==> flow/design.v <==
`timescale 1ns / 1ps 
module lab3_2(
			input[4:0] smartCode,
			input CLK, 
			input lab,  
			input [1:0] mode,  
			output reg [5:0] numOfStuInMera,
			output reg [5:0] numOfStuInDigital,
			output reg restrictionWarnMera, 
			output reg isFullMera,  
			output reg isEmptyMera,  
			output reg unlockMera,	 
			output reg restrictionWarnDigital, 
			output reg isFullDigital,  
			output reg isEmptyDigital,  
			output reg unlockDigital  
	);
			reg isodd;
			reg[2:0] tmp_var;
	initial begin
			numOfStuInMera=0;
			numOfStuInDigital=0;
			restrictionWarnMera=0;
			isFullMera=0;
			isEmptyMera=1'b1;
			unlockMera=0;		
			restrictionWarnDigital=0;
			isFullDigital=0;
			isEmptyDigital=1'b1;
			unlockDigital=0;
			isodd = 0;
			tmp_var = 0;
	end
	always @(posedge CLK)
	begin
	unlockMera=0;
	unlockDigital=0;
	restrictionWarnMera=0;
	restrictionWarnDigital=0;
	tmp_var = smartCode[0] + smartCode[1] + smartCode[2] + smartCode[3] + smartCode[4];
	if(tmp_var % 2 == 1)
	begin
	    isodd = 1; 
	end
	if(mode == 1)
	begin
		if(lab == 1)
		begin
			if(isFullMera == 1)
			begin
			end
			if(numOfStuInMera < 30)
			begin
				if(numOfStuInMera < 15)
				begin 
				unlockMera=1;
				numOfStuInMera = numOfStuInMera + 1;
				isEmptyMera = 0;
					if(numOfStuInMera == 30)
					begin
					isFullMera = 1;
					end
				end
				else if(numOfStuInMera >= 15)
				begin
					if(^smartCode == 1)
					begin
					restrictionWarnMera = 1;
					end
					if(^smartCode == 0)
					begin
					restrictionWarnMera = 0;
					unlockMera=1;
					numOfStuInMera = numOfStuInMera + 1;
					isEmptyMera = 0;
						if(numOfStuInMera == 30)
						begin
						isFullMera = 1;
						end
					end
				end
			end
		end
		if(lab == 0)
		begin
			if(isFullDigital == 1)
			begin
			end
			if(numOfStuInDigital < 30)
			begin
				if(numOfStuInDigital < 15)
				begin 
				unlockDigital=1;
				numOfStuInDigital = numOfStuInDigital + 1;
				isEmptyDigital = 0;
					if(numOfStuInDigital == 30)
					begin
					isFullDigital = 1;
					end
				end
				else if(numOfStuInDigital >= 15)
				begin
					if(^smartCode == 0)
					begin
					restrictionWarnDigital = 1;
					end
					else if(^smartCode == 1)
					begin
					restrictionWarnDigital = 0;
					unlockDigital=1;
					numOfStuInDigital = numOfStuInDigital + 1;
					isEmptyDigital = 0;
						if(numOfStuInDigital == 30)
						begin
						isFullDigital = 1;
						end
					end
				end
			end		
		end
	end
	if(mode == 0)
	begin 
		if(lab == 0)
		begin
			if(isEmptyDigital == 0)  
			begin
			unlockDigital = 1;
			numOfStuInDigital = numOfStuInDigital-1;
			isFullDigital = 0;
				if(numOfStuInDigital == 0)
				begin
					isEmptyDigital = 1;
				end
			end
		end
		if(lab == 1)
		begin
			if(isEmptyMera == 0)  
			begin
				unlockMera = 1;
				numOfStuInMera = numOfStuInMera-1;
				isFullMera = 0;
				if(numOfStuInMera == 0)
				begin
					isEmptyMera = 1;
				end
			end
		end
	end
	else
	begin
	end 
	end	 
endmodule
# Step by step through the tools: lab3_2
# Tool output for the design above, in the order of the flow.
# Lines are those of the file above, counted from 1.
# Operators: Yosys type, input widths -> output width; for muxes data width and select width s.
# Cell names lack the library's common part.
# A cell with n/a has no value.
dict set report inputs {
  design {lab3_2}
  clk_port {CLK}
  library {sky130hd}
  lib_corner {tt_025C_1v80}
}

# Elaborated design
# Yosys after proc, flatten, opt, wreduce and memory -nomap, before mapping. Enables and synchronous resets that opt folds into registers are not counted as muxes. Memory bits, and registers merged into a memory's read port (data or address), are not among the register bits. Print and check cells are not counted. Equal cells are merged and count once.
dict set report bits {
  reg_bits 20
  inputBits 9
  wordCells 117
}
dict set report classes {
  addsub 4
  n_cmp 6
  n_eq 4
  mux 80
  logic 6
  n_reduce_logical 7
}
# cell count
set ops {}
lappend ops {{$mux 6} 19}
lappend ops {{$mux 1} 61}
lappend ops {{$logic_not 32->1} 1}
lappend ops {{$add 6x1->6 const B} 2}
lappend ops {{$sub 6x1->6 const B} 2}
lappend ops {{$ge 6x4->1 const B} 2}
lappend ops {{$lt 6x4->1 const B} 2}
lappend ops {{$lt 6x5->1 const B} 2}
lappend ops {{$eq 6x5->1 const B} 2}
lappend ops {{$logic_not 6->1} 2}
lappend ops {{$reduce_or 5->1} 2}
lappend ops {{$not 1->1} 6}
lappend ops {{$reduce_xor 5->1} 1}
lappend ops {{$eq 2x1->1 const B} 1}
lappend ops {{$logic_not 2->1} 1}
lappend ops {{$eq 1x1->1 const B} 1}

# Longest topological paths
# Depth = most cells in a row (Yosys ltp): at word level without a register or memory, in the mapped netlist without a sequential cell, where the memories' decode and read muxes count.
dict set report logic_depth {
  ltp_word 15
  abc_area 0
  ltp_mapped 11
}

# Synthesis result
# Yosys stat after the flow's synthesis: flattened, memories mapped to cells. It holds for the ABC_AREA given above (unset counts as 0); a run with the other value may have another netlist.
# Totals and module areas in this step are rounded.
dict set report synth_totals {
  stdcells 160
  yosys_area_um2 1400
  seq_area_um2 400
  ffs 20
}
# cell count type_area_um2
set types {}
lappend types {dfxtp_1 20 400.384}
lappend types {ha_1 8 100.096}
lappend types {xnor2_1 10 87.584}
lappend types {xor2_1 8 70.067}
lappend types {nand2_1 14 52.55}
lappend types {nor2_1 13 48.797}
lappend types {inv_1 9 33.782}
lappend types {a211oi_1 4 30.029}
lappend types {mux2i_1 3 30.029}
lappend types {nand3_1 6 30.029}
lappend types {xnor2_4 1 27.526}
lappend types {nand4b_1 3 26.275}
lappend types {nand4_1 4 25.024}
lappend types {nor4_1 4 25.024}
lappend types {xnor3_2 1 23.773}
lappend types {buf_6 2 22.522}
lappend types {nand4bb_1 2 22.522}
lappend types {o21ai_0 4 20.019}
# Other cell types: 30; their cells: 44.

# Timing after synthesis
# Path of least setup slack by OpenSTA after synthesis, without wires, with an ideal clock, recovery checks aside; 20% of the period is set as input and as output delay. Where synthesis merged equal registers, the netlist keeps one of their names.
dict set report synth_path {
  kind {input to register}
  from {input smartCode[1]}
  to {register isEmptyDigital}
  clock_period_ns 4.72
  in_delay_ns 0.944
  t_first_pin_ns 0.944
  arrival_time_ns 2.912
  path_slack_ns 1.729
  delay_ns 2.047
  stages 10
  path_buffers 0
  synth_period_reached_ns 2.991
}
# "delay_ns" = arrival - input delay + setup time.
# "stages" counts driving pins, that of a launching flip-flop among them; a cell with two outputs on the path counts twice.
# "synth_period_reached_ns" is the clock period less the worst setup slack; recovery checks do not enter. This is arithmetic on one report: input and output delays are still those of the set period (20% each).
# The rows between start and end are the longest chain of elaborated cells between them; the timing report does not say that the signal goes this way. Where chains are equally long, one stands for them.
# A line is the first line of the expression or statement that the cell stems from. Yosys adds cells for indexed reads and writes and turns some case tables into memories.
# A register here has more assigning lines than the two given.
dict set report synth_via {
  path_cell_list {xnor3_2 xnor2_2 a21oi_2 nand2_1 o21ai_0 ha_1 nand3_1 nor3_2 or3b_1 o221ai_2}
  elab_chain_len 15
}
# item line_no
set synth_lines {}
lappend synth_lines {{start: declaration} 3} ;# input[4:0] smartCode,
lappend synth_lines {{$reduce_xor 5->1} 107} ;# else if(^smartCode == 1)
lappend synth_lines {{$eq 1x1->1} 107}
lappend synth_lines {{$mux 6} 107}
lappend synth_lines {{$mux 6} 103} ;# if(^smartCode == 0)
lappend synth_lines {{$mux 6} 101} ;# else if(numOfStuInDigital >= 15)
lappend synth_lines {{$mux 6} 91} ;# if(numOfStuInDigital < 15)
lappend synth_lines {{$mux 6} 89} ;# if(numOfStuInDigital < 30)
lappend synth_lines {{$mux 6} 84} ;# if(lab == 0)
lappend synth_lines {{$mux 6} 45} ;# if(mode == 1)
lappend synth_lines {{$sub 6x1->6} 129} ;# numOfStuInDigital = numOfStuInDigital-1;
lappend synth_lines {{$logic_not 6->1} 131} ;# if(numOfStuInDigital == 0)
lappend synth_lines {{$mux 1} 131}
lappend synth_lines {{$mux 1} 126} ;# if(isEmptyDigital == 0)
lappend synth_lines {{$mux 1} 124} ;# if(lab == 0)
lappend synth_lines {{$mux 1} 122} ;# if(mode == 0)
lappend synth_lines {{end: assignment} 112} ;# isEmptyDigital = 0;
lappend synth_lines {{end: assignment} 133} ;# isEmptyDigital = 1;
lappend synth_lines {{end: declaration} 15} ;# output reg isEmptyDigital,

# Path in the finished layout
# Path of least setup slack in the final report of job 1 (OpenROAD, finished layout, wires in). Where an end is a register, its clock arrival counts in the times.
dict set report layout_path {
  kind {input to register}
  from {input smartCode[1]}
  to {register isEmptyMera}
  clock_period_ns 2.15
  in_delay_ns 0.43
  t_first_pin_ns 0.43
  arrival_time_ns 2.48
  path_slack_ns -0.09
  stages 12
  path_buffers 2
}
# The rows between start and end are the longest chain of elaborated cells between them; the timing report does not say that the signal goes this way. Where chains are equally long, one stands for them.
# A register here has more assigning lines than the two given.
dict set report layout_via {
  path_cell_list {buf_6 xnor3_2 xnor2_4 buf_6 o21ai_4 nor2_2 a21oi_2 ha_2 nand4b_1 nor2_2 nand3b_1 o211ai_1}
  elab_chain_len 14
}
# item line_no
set layout_lines {}
lappend layout_lines {{start: declaration} 3} ;# input[4:0] smartCode,
lappend layout_lines {{$reduce_xor 5->1} 70} ;# if(^smartCode == 0)
lappend layout_lines {{$logic_not 32->1} 70}
lappend layout_lines {{$mux 6} 70}
lappend layout_lines {{$mux 6} 64} ;# else if(numOfStuInMera >= 15)
lappend layout_lines {{$mux 6} 54} ;# if(numOfStuInMera < 15)
lappend layout_lines {{$mux 6} 52} ;# if(numOfStuInMera < 30)
lappend layout_lines {{$mux 6} 47} ;# if(lab == 1)
lappend layout_lines {{$mux 6} 45} ;# if(mode == 1)
lappend layout_lines {{$sub 6x1->6} 142} ;# numOfStuInMera = numOfStuInMera-1;
lappend layout_lines {{$logic_not 6->1} 144} ;# if(numOfStuInMera == 0)
lappend layout_lines {{$mux 1} 144}
lappend layout_lines {{$mux 1} 139} ;# if(isEmptyMera == 0)
lappend layout_lines {{$mux 1} 137} ;# if(lab == 1)
lappend layout_lines {{$mux 1} 122} ;# if(mode == 0)
lappend layout_lines {{end: assignment} 75} ;# isEmptyMera = 0;
lappend layout_lines {{end: assignment} 146} ;# isEmptyMera = 1;
lappend layout_lines {{end: declaration} 11} ;# output reg isEmptyMera,

# Measured results for lab3_2: 2 stored runs of the Yosys and OpenROAD flow on sky130hd. The settings differ; the order carries no meaning. The constraints put input and output delay at 20% of the set period each and load the outputs with 0.01 pF.
# By "period_less_ws_ns" is meant the clock period of the run minus its worst setup slack. This is arithmetic on one report: input and output delays are still those of the set period (20% each).
# "worst_setup_path_time_ns": the worst setup path's part of the clock period (all of it between registers, 20% less for each end at a port) less its slack. A launch clock that arrives late makes it longer, a capture clock that arrives late makes it shorter.
# "design_power_mw": no workload was simulated; the value follows from the tool's default switching activity.
# The results are shown rounded.
run="job 1" settings period_ns=2.15 CAP_MARGIN=20 CORE_MARGIN=2 CORE_UTILIZATION=40 SLEW_MARGIN=20
run="job 1" results post_synth_area_um2=1400 design.die.area_um2=4100 finish.stdcell_area_um2=2400 finalUtil_frac=0.7 final_setup_ws_ns=-0.090 tns_setup_ns=-0.17 hold_ws_ns=0.50 design_power_mw=3.0 period_less_ws_ns=2.240 worst_setup_path_time_ns=1.81 worstPathKind="input to register"
run="job 2" settings period_ns=4.81 CORE_UTILIZATION=18 PLACE_DENSITY_LB_ADDON=0.13 CORE_ASPECT_RATIO=1.21 CORE_MARGIN=5 TNS_END_PERCENT=95 CTS_CLUSTER_SIZE=80 CAP_MARGIN=15 MAX_ROUTING_LAYER="met4" SLEW_MARGIN=20
run="job 2" results post_synth_area_um2=1400 design.die.area_um2=9800 finish.stdcell_area_um2=1900 finalUtil_frac=0.24 final_setup_ws_ns=1.1 tns_setup_ns=0.000 hold_ws_ns=0.49 design_power_mw=1.1 period_less_ws_ns=3.752 worst_setup_path_time_ns=2.79 worstPathKind="input to register"
